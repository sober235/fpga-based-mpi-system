==> flow/design.v <==
`timescale 1ns/1ps
module motor_driver(
    input clk,
	output reg ENA,
	output reg DIR,
	output reg PUL
    );	
always @( posedge clk )
	begin
		if(time_cnt <= 65300)
		time_cnt <= time_cnt + 1;
		else
		time_cnt <= 0;	
	end
 reg [15:0] time_cnt = 0 ;
	always @( posedge clk )
	   begin 
	          if ((time_cnt >= 1'b1) & (time_cnt <= 3200)) begin   
			    ENA <= 1'b1;
				DIR <= 1'b1;
			    end
			  else if ((time_cnt > 3200) & (time_cnt <= 5700)) begin   
			    ENA <= 0;   
				DIR <= 0;
			    end
			  else if ((time_cnt > 5700) & (time_cnt <= 6020)) begin   
			    ENA <= 1'b1;
				DIR <= 0;
			    end 
			  else if ((time_cnt > 6020) & (time_cnt <= 8520)) begin   
			    ENA <= 0;  
				DIR <= 0;
			    end
			  else if ((time_cnt > 8520) & (time_cnt <= 8840)) begin   
			    ENA <= 1'b1;
				DIR <= 0;
			    end
			  else if ((time_cnt > 8840) & (time_cnt <= 11340)) begin   
			    ENA <= 0;
				DIR <= 0;
			    end
			  else if ((time_cnt > 11340) & (time_cnt <= 11660)) begin   
			    ENA <= 1'b1;
				DIR <= 0;
			    end
			  else if ((time_cnt > 11660) & (time_cnt <= 14160)) begin    
			    ENA <= 0;
				DIR <= 0;
			   end
			  else if ((time_cnt > 14160) & (time_cnt <= 14480)) begin     
			    ENA <= 1'b1;
				DIR <= 0;
			    end
			  else if ((time_cnt > 14480) & (time_cnt <= 16980)) begin    
			    ENA <= 0;
				DIR <= 0;
			    end
			  else if ((time_cnt > 16980) & (time_cnt <= 17300)) begin    
			    ENA <= 1'b1;
				DIR <= 0;
			    end
			  else if ((time_cnt > 17300) & (time_cnt <= 19800)) begin   
			    ENA <= 0;
				DIR <= 0;
			    end
			  else if ((time_cnt > 19800) & (time_cnt <= 20120)) begin   
			    ENA <= 1'b1;
				DIR <= 0;
			    end
			  else if ((time_cnt > 20120) & (time_cnt <= 22620)) begin   
			    ENA <= 0;
				DIR <= 0;
			    end
			  else if ((time_cnt > 22620) & (time_cnt <= 22940)) begin   
			    ENA <= 1'b1;
				DIR <= 0;
			    end
			  else if ((time_cnt > 22940) & (time_cnt <= 25440)) begin   
			    ENA <= 0;
			 	DIR <= 0;
			   end
			  else if ((time_cnt > 25440) & (time_cnt <= 25760)) begin   
			    ENA <= 1'b1;
				DIR <= 0;
			 end
			  else if ((time_cnt > 25760) & (time_cnt <= 28260)) begin   
			    ENA <= 0;
				DIR <= 0;
			   end 
			  else if ((time_cnt > 28260) & (time_cnt <= 28580)) begin   
			    ENA <= 1'b1;
				DIR <= 0;
			   end
			  else if ((time_cnt > 28580) & (time_cnt <= 31080)) begin   
			    ENA <= 0;
				DIR <= 0;
			   end
			  else if ((time_cnt > 31080) & (time_cnt <= 31400)) begin   
			    ENA <= 1'b1;
				DIR <= 0;
			   end
			  else if ((time_cnt > 31400) & (time_cnt <= 33900)) begin   
			    ENA <= 0;
				DIR <= 0;
			   end
			  else if ((time_cnt > 33900) & (time_cnt <= 34220)) begin   
			    ENA <= 1'b1;
				DIR <= 0;
			   end
			  else if ((time_cnt > 34220) & (time_cnt <= 36720)) begin   
			    ENA <= 0;
				DIR <= 0;
			   end
			  else if ((time_cnt > 36720) & (time_cnt <= 37040)) begin   
			    ENA <= 1'b1;
				DIR <= 0;
			   end
			  else if ((time_cnt > 37040) & (time_cnt <= 39540)) begin   
			    ENA <= 0;
				DIR <= 0;
			   end
			  else if ((time_cnt > 39540) & (time_cnt <= 39860)) begin  
			    ENA <= 1'b1;
				DIR <= 0;
			   end
			  else if ((time_cnt > 39860) & (time_cnt <= 42360)) begin   
			    ENA <= 0;
				DIR <= 0;
			   end
			  else if ((time_cnt > 42360) & (time_cnt <= 42680)) begin   
			    ENA <= 1'b1;
				DIR <= 0;
			   end
			  else if ((time_cnt > 42680) & (time_cnt <= 45180)) begin   
			    ENA <= 0;
				DIR <= 0;
			   end
			  else if ((time_cnt > 45180) & (time_cnt <= 45500)) begin   
			    ENA <= 1'b1;
				DIR <= 0;
			   end
			  else if ((time_cnt > 45500) & (time_cnt <= 48000)) begin  
			    ENA <= 0;
				DIR <= 0;
			   end
			  else if ((time_cnt > 48000) & (time_cnt <= 48320)) begin   
			    ENA <= 1'b1;
				DIR <= 0;
			   end
			  else if ((time_cnt > 48320) & (time_cnt <= 50820)) begin   
			    ENA <= 0;
				DIR <= 0;
			   end
			  else if ((time_cnt > 50820) & (time_cnt <= 51140)) begin   
			    ENA <= 1'b1;
				DIR <= 0;
			   end
			  else if ((time_cnt > 51140) & (time_cnt <= 53640)) begin   
			    ENA <= 0;
				DIR <= 0;
			   end
			  else if ((time_cnt > 53640) & (time_cnt <= 53960)) begin   
			    ENA <= 1'b1;
				DIR <= 0;
			   end
			  else if ((time_cnt > 53960) & (time_cnt <= 56460)) begin   
			    ENA <= 0;
				DIR <= 0;
			   end
			  else if ((time_cnt > 56460) & (time_cnt <= 56780)) begin   
			    ENA <= 1'b1;
				DIR <= 0;
			   end
			  else if ((time_cnt > 56780) & (time_cnt <= 59280)) begin   
			    ENA <= 0;
				DIR <= 0;
			   end
			  else if ((time_cnt > 59280) & (time_cnt <= 59600)) begin   
			    ENA <= 1'b1;
				DIR <= 0;
			   end
			   else if ((time_cnt > 59600) & (time_cnt <= 62100)) begin   
			    ENA <= 0;
				DIR <= 0;
			   end
			  else if((time_cnt > 62100) & (time_cnt <= 65300)) begin   
			    ENA <= 1;
				DIR <= 1;
			  end
			  else			    
			    ENA <= 0;	
	end	
endmodule
Step by step through the tools: motor_driver
What the tools print for motor_driver, step after step.
Line numbers count from 1 in the design file above.
Library cell names are shortened.
The mark -- stands for no value.
- top: motor_driver
- clock port: clk
- standard-cell library: sky130hd
- library corner: tt_025C_1v80

Word level
Counts by Yosys on the flattened word-level netlist (proc, flatten, opt, wreduce; memories kept). Register bits leave out memories and registers merged into their read ports (data or address). Print and check cells are left out. Cells with the same type and inputs are merged into one.
- input port bits: 1
- bits in registers: 18
- cells after elaboration: 218
- output and inout bits at 3
- bitwise operators at 43
- noted reductions and logical operators: 1
- order comparisons: 86
- multiplexer cells: 84
- add/subtract/negate cells at 1
- operator list (kind ; count):
    <= comparator 16 bit with constant B ; 22
    > comparator 16 bit with constant B ; 21
    > comparator 16 x 15 -> 1 bit with constant B ; 12
    <= comparator 16 x 15 -> 1 bit with constant B ; 12
    > comparator 16 x 14 -> 1 bit with constant B ; 6
    <= comparator 16 x 14 -> 1 bit with constant B ; 6
    2-to-1 mux 1 bit ; 84
    AND 1 bit ; 43
    nonzero test 42 bit ; 1
    > comparator 16 x 13 -> 1 bit with constant B ; 2
    <= comparator 16 x 13 -> 1 bit with constant B ; 2
    adder 16 x 1 -> 16 bit with constant B ; 1
    greater-or-equal comparator 16 x 1 -> 1 bit with constant B ; 1
    > comparator 16 x 12 -> 1 bit with constant B ; 1
    <= comparator 16 x 12 -> 1 bit with constant B ; 1

Logic depth
Yosys ltp: most cells in a row. Word level: on the elaborated netlist, between registers, memories and ports. Mapped: between sequential cells and ports; inverters and the memories' decode and read muxes count.
- depth in word-level cells at 44
- noted ABC_AREA: 0
- depth in mapped cells at 11

After synthesis
Yosys stat after the flow's synthesis: flattened, memories mapped to cells. It holds for the ABC_AREA given above (unset counts as 0); a run with the other value may have another netlist.
The area totals of this step are shown rounded.
- cell area after synthesis at 0.0031 mm2
- cells in the netlist: 471
- mapped flip-flops: 18
- cells by type (type ; count ; area in all (um2)):
    dfxtp_1 ; 18 ; 360.346
    nor2_1 ; 51 ; 191.434
    nand2_1 ; 42 ; 157.651
    clkbuf_1 ; 40 ; 150.144
    nand3_1 ; 22 ; 110.106
    a21oi_1 ; 21 ; 105.101
    a31oi_1 ; 16 ; 100.096
    nor3_1 ; 19 ; 95.091
    o21ai_0 ; 19 ; 95.091
    nand4_1 ; 11 ; 68.816
    nor4bb_1 ; 6 ; 60.058
    nor2b_1 ; 9 ; 56.304
    nor4_1 ; 9 ; 56.304
    or3_1 ; 9 ; 56.304
    o311ai_0 ; 6 ; 52.55
    and2_1 ; 8 ; 50.048
    ha_1 ; 4 ; 50.048
    a2111o_1 ; 4 ; 45.043
Not listed: further types 56, cells in them 157.

Path before layout
Path of least setup slack by OpenSTA after synthesis, without wires, with an ideal clock, recovery checks aside; 20% of the period is set as input and as output delay. Where synthesis merged equal registers, the netlist keeps one of their names.
- path kind: flip-flop to flip-flop
- start: register time_cnt[0]
- end: register ENA
- noted slack: 0.528 ns
- clock period: 3.36 ns
- noted path delay: 2.831 ns
- noted data required time: 3.233 ns
- noted launch time at the first pin: 0.000 ns
- library setup time at 0.127 ns
- arrival at 2.704 ns
- stages: 10
- buffers on the path at 1
- synthesis period reached at 2.832 ns
"path delay" = arrival - input delay + setup time.
"stages": output pins that drive a net of the path, with the launching flip-flop's if there is one; two outputs of one cell count as two.
"synthesis period reached" = period - worst setup slack (recovery checks aside). The figure is calculated, with input and output delays left at 20% of the set period.
The rows between start and end are the longest chain of elaborated cells between them; the timing report does not say that the signal goes this way. Where chains are equally long, one stands for them.
Each line given opens the expression or statement behind the cell; cells for indexed reads and writes are added by Yosys, which also makes memories of some case tables.
At most two assigning lines are given for a register; there are more.
- path through: dfxtp_1 > or3_1 > buf_2 > or4_4 > or4_4 > nand4_1 > o21ai_1 > nor4_2 > nand4_1 > or3b_1
- length of the longest elaborated chain: 44
- RTL lines, path post-synthesis (what ; RTL line ; text):
    from (decl) ; 15 ; reg [15:0] time_cnt = 0 ;
    from (assign) ; 11 ; time_cnt <= time_cnt + 1;
    from (assign) ; 13 ; time_cnt <= 0;
    > comparator 16 bit ; 186 ; else if((time_cnt > 62100) & (time_cnt <= 65300)) begin
    AND 1 bit ; 186 ;
    2-to-1 mux 1 bit ; 186 ;
    2-to-1 mux 1 bit ; 182 ; else if ((time_cnt > 59600) & (time_cnt <= 62100)) begin
    2-to-1 mux 1 bit ; 178 ; else if ((time_cnt > 59280) & (time_cnt <= 59600)) begin
    2-to-1 mux 1 bit ; 174 ; else if ((time_cnt > 56780) & (time_cnt <= 59280)) begin
    2-to-1 mux 1 bit ; 170 ; else if ((time_cnt > 56460) & (time_cnt <= 56780)) begin
    [... 30 more ...] ; -- ;
    2-to-1 mux 1 bit ; 46 ; else if ((time_cnt > 11660) & (time_cnt <= 14160)) begin
    2-to-1 mux 1 bit ; 42 ; else if ((time_cnt > 11340) & (time_cnt <= 11660)) begin
    2-to-1 mux 1 bit ; 38 ; else if ((time_cnt > 8840) & (time_cnt <= 11340)) begin
    2-to-1 mux 1 bit ; 34 ; else if ((time_cnt > 8520) & (time_cnt <= 8840)) begin
    2-to-1 mux 1 bit ; 30 ; else if ((time_cnt > 6020) & (time_cnt <= 8520)) begin
    2-to-1 mux 1 bit ; 26 ; else if ((time_cnt > 5700) & (time_cnt <= 6020)) begin
    2-to-1 mux 1 bit ; 22 ; else if ((time_cnt > 3200) & (time_cnt <= 5700)) begin
    to (assign) ; 19 ; ENA <= 1'b1;
    to (assign) ; 23 ; ENA <= 0;
    to (decl) ; 4 ; output reg ENA,

Path in the finished layout
From the final timing report of flow run A: the path of least setup slack in the routed layout; clock arrival at registers is part of the times.
- path kind: flip-flop to flip-flop
- start: register time_cnt[14]
- end: register ENA
- arrival at 2.94 ns
- library setup time at 0.10 ns
- noted data required time: 2.94 ns
- stages: 11
- buffers on the path at 2
- clock period: 2.77 ns
- noted slack: 0.00 ns
- noted launch time at the first pin: 0.27 ns
The rows between start and end are the longest chain of elaborated cells between them; the timing report does not say that the signal goes this way. Where chains are equally long, one stands for them.
At most two assigning lines are given for a register; there are more.
- path through: dfxtp_1 > buf_4 > buf_4 > and2_2 > nand2_1 > a21oi_1 > o32ai_2 > o31a_1 > a21oi_1 > nand4_1 > or3b_1
- length of the longest elaborated chain: 44
- RTL lines, path after layout (what ; RTL line ; text):
    from (decl) ; 15 ; reg [15:0] time_cnt = 0 ;
    from (assign) ; 11 ; time_cnt <= time_cnt + 1;
    from (assign) ; 13 ; time_cnt <= 0;
    > comparator 16 bit ; 186 ; else if((time_cnt > 62100) & (time_cnt <= 65300)) begin
    AND 1 bit ; 186 ;
    2-to-1 mux 1 bit ; 186 ;
    2-to-1 mux 1 bit ; 182 ; else if ((time_cnt > 59600) & (time_cnt <= 62100)) begin
    2-to-1 mux 1 bit ; 178 ; else if ((time_cnt > 59280) & (time_cnt <= 59600)) begin
    2-to-1 mux 1 bit ; 174 ; else if ((time_cnt > 56780) & (time_cnt <= 59280)) begin
    2-to-1 mux 1 bit ; 170 ; else if ((time_cnt > 56460) & (time_cnt <= 56780)) begin
    [... 30 more ...] ; -- ;
    2-to-1 mux 1 bit ; 46 ; else if ((time_cnt > 11660) & (time_cnt <= 14160)) begin
    2-to-1 mux 1 bit ; 42 ; else if ((time_cnt > 11340) & (time_cnt <= 11660)) begin
    2-to-1 mux 1 bit ; 38 ; else if ((time_cnt > 8840) & (time_cnt <= 11340)) begin
    2-to-1 mux 1 bit ; 34 ; else if ((time_cnt > 8520) & (time_cnt <= 8840)) begin
    2-to-1 mux 1 bit ; 30 ; else if ((time_cnt > 6020) & (time_cnt <= 8520)) begin
    2-to-1 mux 1 bit ; 26 ; else if ((time_cnt > 5700) & (time_cnt <= 6020)) begin
    2-to-1 mux 1 bit ; 22 ; else if ((time_cnt > 3200) & (time_cnt <= 5700)) begin
    to (assign) ; 19 ; ENA <= 1'b1;
    to (assign) ; 23 ; ENA <= 0;
    to (decl) ; 4 ; output reg ENA,

## Implementation results

Design motor_driver on sky130hd. What follows are 2 stored runs of the flow, each under its own settings; their order means nothing. The constraints put input and output delay at 20% of the set period each and load the outputs with 0.01 pF.
"clock period reached" means the clock period less the worst setup slack. The figure is calculated, with input and output delays left at 20% of the set period.
"total power after layout": no workload was simulated; the value follows from the tool's default switching activity.
Values from the reports are rounded here.

Flow run A

==> flow/run.sh <==
#!/bin/bash
# the make line also repeats the synthesis and layout settings of config.mk as NAME=value (left out here)
make -C /OpenROAD-flow-scripts/flow DESIGN_CONFIG=/design/flow/config.mk WORK_HOME=/design/flow/orfs CLKGATE_MAP_FILE= finish
==> flow/config.mk <==
export PLATFORM = sky130hd
export DESIGN_NAME = motor_driver
export DESIGN_NICKNAME = motor_driver
export VERILOG_FILES = /design/flow/design.v
export SDC_FILE = /design/flow/constraint.sdc
export NUM_CORES = 4
export LEC_CHECK = 0
export CAP_MARGIN = 20
export CORE_MARGIN = 2
export CORE_UTILIZATION = 40
export SLEW_MARGIN = 20
==> flow/constraint.sdc <==
create_clock -name core_clock -period 2.77 [get_ports {clk}]
set_input_delay 0.5540 -clock core_clock [delete_from_list [all_inputs] [get_ports {clk}]]
set_output_delay 0.5540 -clock core_clock [all_outputs]
set_load 0.01 [all_outputs]

Measured in flow run A:
- worst hold slack: 0.56 ns
- clock period reached at 2.768 ns
- setup TNS at 0.000 ns
- noted the cell area after synthesis: 0.0031 mm2
- noted the final design utilization: 62%
- area of the standard cells in the finished layout: 0.0046 mm2
- lowest setup slack: 0.002 ns
- noted the die area: 0.0084 mm2
- total power after layout: 0.50 mW

Flow run B

==> flow/run.sh <==
#!/bin/bash
# the make line also repeats the synthesis and layout settings of config.mk as NAME=value (left out here)
make -C /OpenROAD-flow-scripts/flow DESIGN_CONFIG=/design/flow/config.mk WORK_HOME=/design/flow/orfs CLKGATE_MAP_FILE= finish
==> flow/config.mk <==
export PLATFORM = sky130hd
export DESIGN_NAME = motor_driver
export DESIGN_NICKNAME = motor_driver
export VERILOG_FILES = /design/flow/design.v
export SDC_FILE = /design/flow/constraint.sdc
export NUM_CORES = 4
export LEC_CHECK = 0
export CAP_MARGIN = 20
export CELL_PAD_IN_SITES_GLOBAL_PLACEMENT = 1
export CORE_MARGIN = 9
export CORE_UTILIZATION = 29
export CTS_CLUSTER_DIAMETER = 128
export CTS_CLUSTER_SIZE = 77
export GPL_ROUTABILITY_DRIVEN = 1
export GPL_TIMING_DRIVEN = 1
export MAX_ROUTING_LAYER = met5
export MIN_ROUTING_LAYER = met1
export PLACE_DENSITY_LB_ADDON = 0.18
export SETUP_SLACK_MARGIN = 0.42
export SLEW_MARGIN = 20
==> flow/constraint.sdc <==
create_clock -name core_clock -period 2.54 [get_ports {clk}]
set_input_delay 0.5080 -clock core_clock [delete_from_list [all_inputs] [get_ports {clk}]]
set_output_delay 0.5080 -clock core_clock [all_outputs]
set_load 0.01 [all_outputs]

Measured in flow run B:
- lowest setup slack: -0.30 ns
- clock period reached at 2.835 ns
- noted the die area: 0.015 mm2
- setup TNS at -0.55 ns
- total power after layout: 0.56 mW
- worst hold slack: 0.57 ns
- area of the standard cells in the finished layout: 0.0051 mm2
- noted the cell area after synthesis: 0.0031 mm2
- noted the final design utilization: 49%
